==> flow/design.v <==
module fft	#(parameter N = 1,
			DATA_WIDTH = 16)
			(input wire [DATA_WIDTH*2*N-1:0] cplx_data_in,
			input wire clk, en, n_rst,
			output wire [DATA_WIDTH*2*N-1:0] cplx_data_out,
			output wire en_out);
reg [DATA_WIDTH*2*N-1:0] data_out;
wire [DATA_WIDTH*2*N-1:0] butterfly_out;
reg en_o, en_1, en_2;
wire [DATA_WIDTH*N-1:0] data_out_t, data_out_b;
wire en_t, en_0_butterfly;
assign cplx_data_out 	= en_o ? data_out 	: {DATA_WIDTH*2*N{1'bZ}};
assign en_out			= en_o;
generate
	if (N==1) begin : trivial_fft
		always @(posedge clk)
		begin
			data_out 	<= cplx_data_in;
			en_o		<= en;
		end
	end else begin : split_fft
		butterfly #(.N(N), .DATA_WIDTH(DATA_WIDTH)) butterfly (.cplx_data_in(cplx_data_in),
															.clk(clk), .en(en),
															.cplx_data_out(butterfly_out),
															.en_out(en_o_butterfly));
		fft #(.N(N/2), .DATA_WIDTH(DATA_WIDTH)) fft_top		(.cplx_data_in(butterfly_out[DATA_WIDTH*2*N-1:DATA_WIDTH*N]),
															.clk(clk), .en(en_o_butterfly), .n_rst(),
															.cplx_data_out(data_out_t),
															.en_out(en_t));
		fft #(.N(N/2), .DATA_WIDTH(DATA_WIDTH)) fft_bottom	(.cplx_data_in(butterfly_out[DATA_WIDTH*N-1:0]),
															.clk(clk), .en(en_o_butterfly), .n_rst(),
															.cplx_data_out(data_out_b),
															.en_out(en_b));
		always @(posedge clk)
		begin
			en_o <= en_t & en_b;
			data_out <= {data_out_t, data_out_b};
		end
	end  
endgenerate
endmodule
Tool chain data of fft
The steps from the RTL of fft to its reports follow in flow order. Line numbers count from 1 in the design file above. Operators: Yosys type, input widths -> output width; for muxes data width and select width s. Cell names lack the library's common part. A cell with - has no value.

Top module: fft. Clock port: clk. Standard-cell library: sky130hd. Timing corner: tt_025C_1v80.

After elaboration
Source: Yosys, flattened and elaborated, memories not mapped. Widths are those after wreduce; folded enables and synchronous resets count as part of the registers. Registers that Yosys merges into a memory's read port (data or address) are not register bits. Print and check cells do not count. Equal cells are merged and count once.

The figure for register bits after elaboration is 33. For input port bits the number is 35. The figure for output and inout port bits is 33. The entry for cells after elaboration reads 3.

The figure for muxes and demuxes is 1.

Operator list (number): $mux 32 (1).

Depth
Longest topological path by Yosys (ltp), each cell counted once; first at word level (registers and memories cut), then after technology mapping (sequential cells cut; the memories' decode and read muxes count).

For depth in word-level cells the number is 1. The figure for ABC_AREA is 0. Under mapped depth stands 0. The figure for mapped depth without buffers is 0.

Netlist
The flow's flattened synthesis, as Yosys stat reports it; memories are mapped. The netlist is that of the ABC_AREA named above (0 if unset); the other value can give another one.

For cell count the number is 33. The entry for synthesis area reads 0.0006606 mm². The figure for sequential area is 0.0006606 mm². For flip-flops the number is 33. Under buffers stands 0.

Cells by type: dfxtp_1 (number 33, total area 660.634 µm²).

Path before layout
OpenSTA on the mapped netlist: ideal clock, no wires. The path of least setup slack (recovery checks aside). Input and output delay are each 20% of the period. Register names are those of the netlist, which keeps one name where synthesis merged equal registers.

Path kind: flip-flop to output port. Start: register data_out[0]. End: output port cplx_data_out[0]. The figure for clock period is 383 ps. Output delay: 77 ps. For launch time at the first pin the number is 0 ps. Under arrival time stands 331 ps. For required time the number is 306 ps. For setup slack the number is -24 ps. The entry for path delay reads 331 ps. Driving pins on the path: 1. The entry for buffers on the path reads 0. Synthesis period reached: 407 ps.

"path delay" is the arrival time less input delay plus setup time. A path that ends at an output port has no setup time. "driving pins on the path": output pins that drive a net of the path, with the launching flip-flop's if there is one; two outputs of one cell count as two. "synthesis period reached" is the clock period less the worst setup slack; recovery checks do not enter. This is arithmetic on one report: input and output delays are still those of the set period (20% each). Between the ends stands the longest chain of elaborated cells between them, by number of cells; it is not shown to be the way that was timed. Of several equally long chains one is given. A line is the first line of the expression or statement that the cell stems from. Yosys adds cells for indexed reads and writes and turns some case tables into memories.

Cell sequence: dfxtp_1. The entry for cells in the longest elaborated chain reads 1. The entry for elaborated cells on any way between the ends reads 1. Under source lines of those cells stands 1. Those cells by class: mux: 1.

RTL lines, path post-synthesis: start: declaration (RTL line 7) `reg [DATA_WIDTH*2*N-1:0] data_out;`; start: assignment (RTL line 18) `data_out <= cplx_data_in;`; $mux 32 (RTL line 12) `assign cplx_data_out = en_o ? data_out : {DATA_WIDTH*2*N{1'bZ}};`; end: declaration (RTL line 5) `output wire [DATA_WIDTH*2*N-1:0] cplx_data_out,`.

Path in the finished layout
Path of least setup slack in the final report of run 1 (OpenROAD, finished layout, wires in). Where an end is a register, its clock arrival counts in the times. The report prints the path's times to 10 ps; the period is as set.

Path kind: flip-flop to output port. Start: register data_out[0]. End: output port cplx_data_out[0]. The figure for clock period is 731 ps. Output delay: 150 ps. For launch time at the first pin the number is 270 ps. Under arrival time stands 720 ps. For required time the number is 580 ps. For setup slack the number is -130 ps. Driving pins on the path: 2. The entry for buffers on the path reads 1.

Between the ends stands the longest chain of elaborated cells between them, by number of cells; it is not shown to be the way that was timed. Of several equally long chains one is given.

Cell sequence: dfxtp_2 -> buf_6. The entry for cells in the longest elaborated chain reads 1. The entry for elaborated cells on any way between the ends reads 1. Under source lines of those cells stands 1. Those cells by class: mux: 1.

RTL lines, path after layout: start: declaration (RTL line 7) `reg [DATA_WIDTH*2*N-1:0] data_out;`; start: assignment (RTL line 18) `data_out <= cplx_data_in;`; $mux 32 (RTL line 12) `assign cplx_data_out = en_o ? data_out : {DATA_WIDTH*2*N{1'bZ}};`; end: declaration (RTL line 5) `output wire [DATA_WIDTH*2*N-1:0] cplx_data_out,`.

fft through Yosys and OpenROAD on sky130hd: 2 stored runs, unordered, with their settings and measured results. The constraints put input and output delay at 20% of the set period each and load the outputs with 0.01 pF. By "clock period achieved" is meant the clock period of the run minus its worst setup slack. This is arithmetic on one report: input and output delays are still those of the set period (20% each). By "critical path time" is meant the share of the clock period that the worst setup path is allowed (20% is reserved at inputs, 20% at outputs), minus its slack. Clock arrival times at its registers enter into it. "total design power" is the tool's figure for a default switching activity; nothing was simulated. "critical path time" is known to 10 ps.

Files of run 1:
==> flow/run.sh <==
#!/bin/bash
# the make line also repeats the synthesis and layout settings of config.mk as NAME=value (left out here)
make -C /OpenROAD-flow-scripts/flow DESIGN_CONFIG=/design/flow/config.mk WORK_HOME=/design/flow/orfs CLKGATE_MAP_FILE= finish
==> flow/config.mk <==
export PLATFORM = sky130hd
export DESIGN_NAME = fft
export DESIGN_NICKNAME = fft
export VERILOG_FILES = /design/flow/design.v
export SDC_FILE = /design/flow/constraint.sdc
export NUM_CORES = 4
export LEC_CHECK = 0
export CAP_MARGIN = 35
export CELL_PAD_IN_SITES_DETAIL_PLACEMENT = 1
export CORE_MARGIN = 2
export CORE_UTILIZATION = 15
export GPL_ROUTABILITY_DRIVEN = 0
export GPL_TIMING_DRIVEN = 0
export PLACE_DENSITY = 0.62
export SLEW_MARGIN = 20
==> flow/constraint.sdc <==
create_clock -name core_clock -period 0.731 [get_ports {clk}]
set_input_delay 0.1462 -clock core_clock [delete_from_list [all_inputs] [get_ports {clk}]]
set_output_delay 0.1462 -clock core_clock [all_outputs]
set_load 0.01 [all_outputs]

Results of run 1. The total negative setup slack comes to -3,786 ps. For the utilization after layout the run shows 33.6 %. The standard-cell area after routing comes to 0.0014426 mm². The chip area after synthesis (Yosys) reads 0.0006606 mm². The total design power reads 3,651 µW. The critical path time is 720 ps. Critical path kind: flip-flop to output port. The worst hold slack is 305 ps. The full die area stands at 0.0049512 mm². The clock period achieved reads 863 ps. The worst setup slack after layout stands at -132 ps.

Files of run 2:
==> flow/run.sh <==
#!/bin/bash
# the make line also repeats the synthesis and layout settings of config.mk as NAME=value (left out here)
make -C /OpenROAD-flow-scripts/flow DESIGN_CONFIG=/design/flow/config.mk WORK_HOME=/design/flow/orfs CLKGATE_MAP_FILE= finish
==> flow/config.mk <==
export PLATFORM = sky130hd
export DESIGN_NAME = fft
export DESIGN_NICKNAME = fft
export VERILOG_FILES = /design/flow/design.v
export SDC_FILE = /design/flow/constraint.sdc
export NUM_CORES = 4
export LEC_CHECK = 0
export CAP_MARGIN = 20
export CORE_MARGIN = 2
export CORE_UTILIZATION = 40
export SLEW_MARGIN = 20
==> flow/constraint.sdc <==
create_clock -name core_clock -period 0.611 [get_ports {clk}]
set_input_delay 0.1222 -clock core_clock [delete_from_list [all_inputs] [get_ports {clk}]]
set_output_delay 0.1222 -clock core_clock [all_outputs]
set_load 0.01 [all_outputs]

Results of run 2. The total negative setup slack comes to -8,930 ps. For the utilization after layout the run shows 91.2 %. The standard-cell area after routing comes to 0.0013901 mm². The chip area after synthesis (Yosys) reads 0.0006606 mm². The total design power reads 3,950 µW. The critical path time is 790 ps. Critical path kind: flip-flop to output port. The worst hold slack is 225 ps. The full die area stands at 0.0019927 mm². The clock period achieved reads 910 ps. The worst setup slack after layout stands at -299 ps.
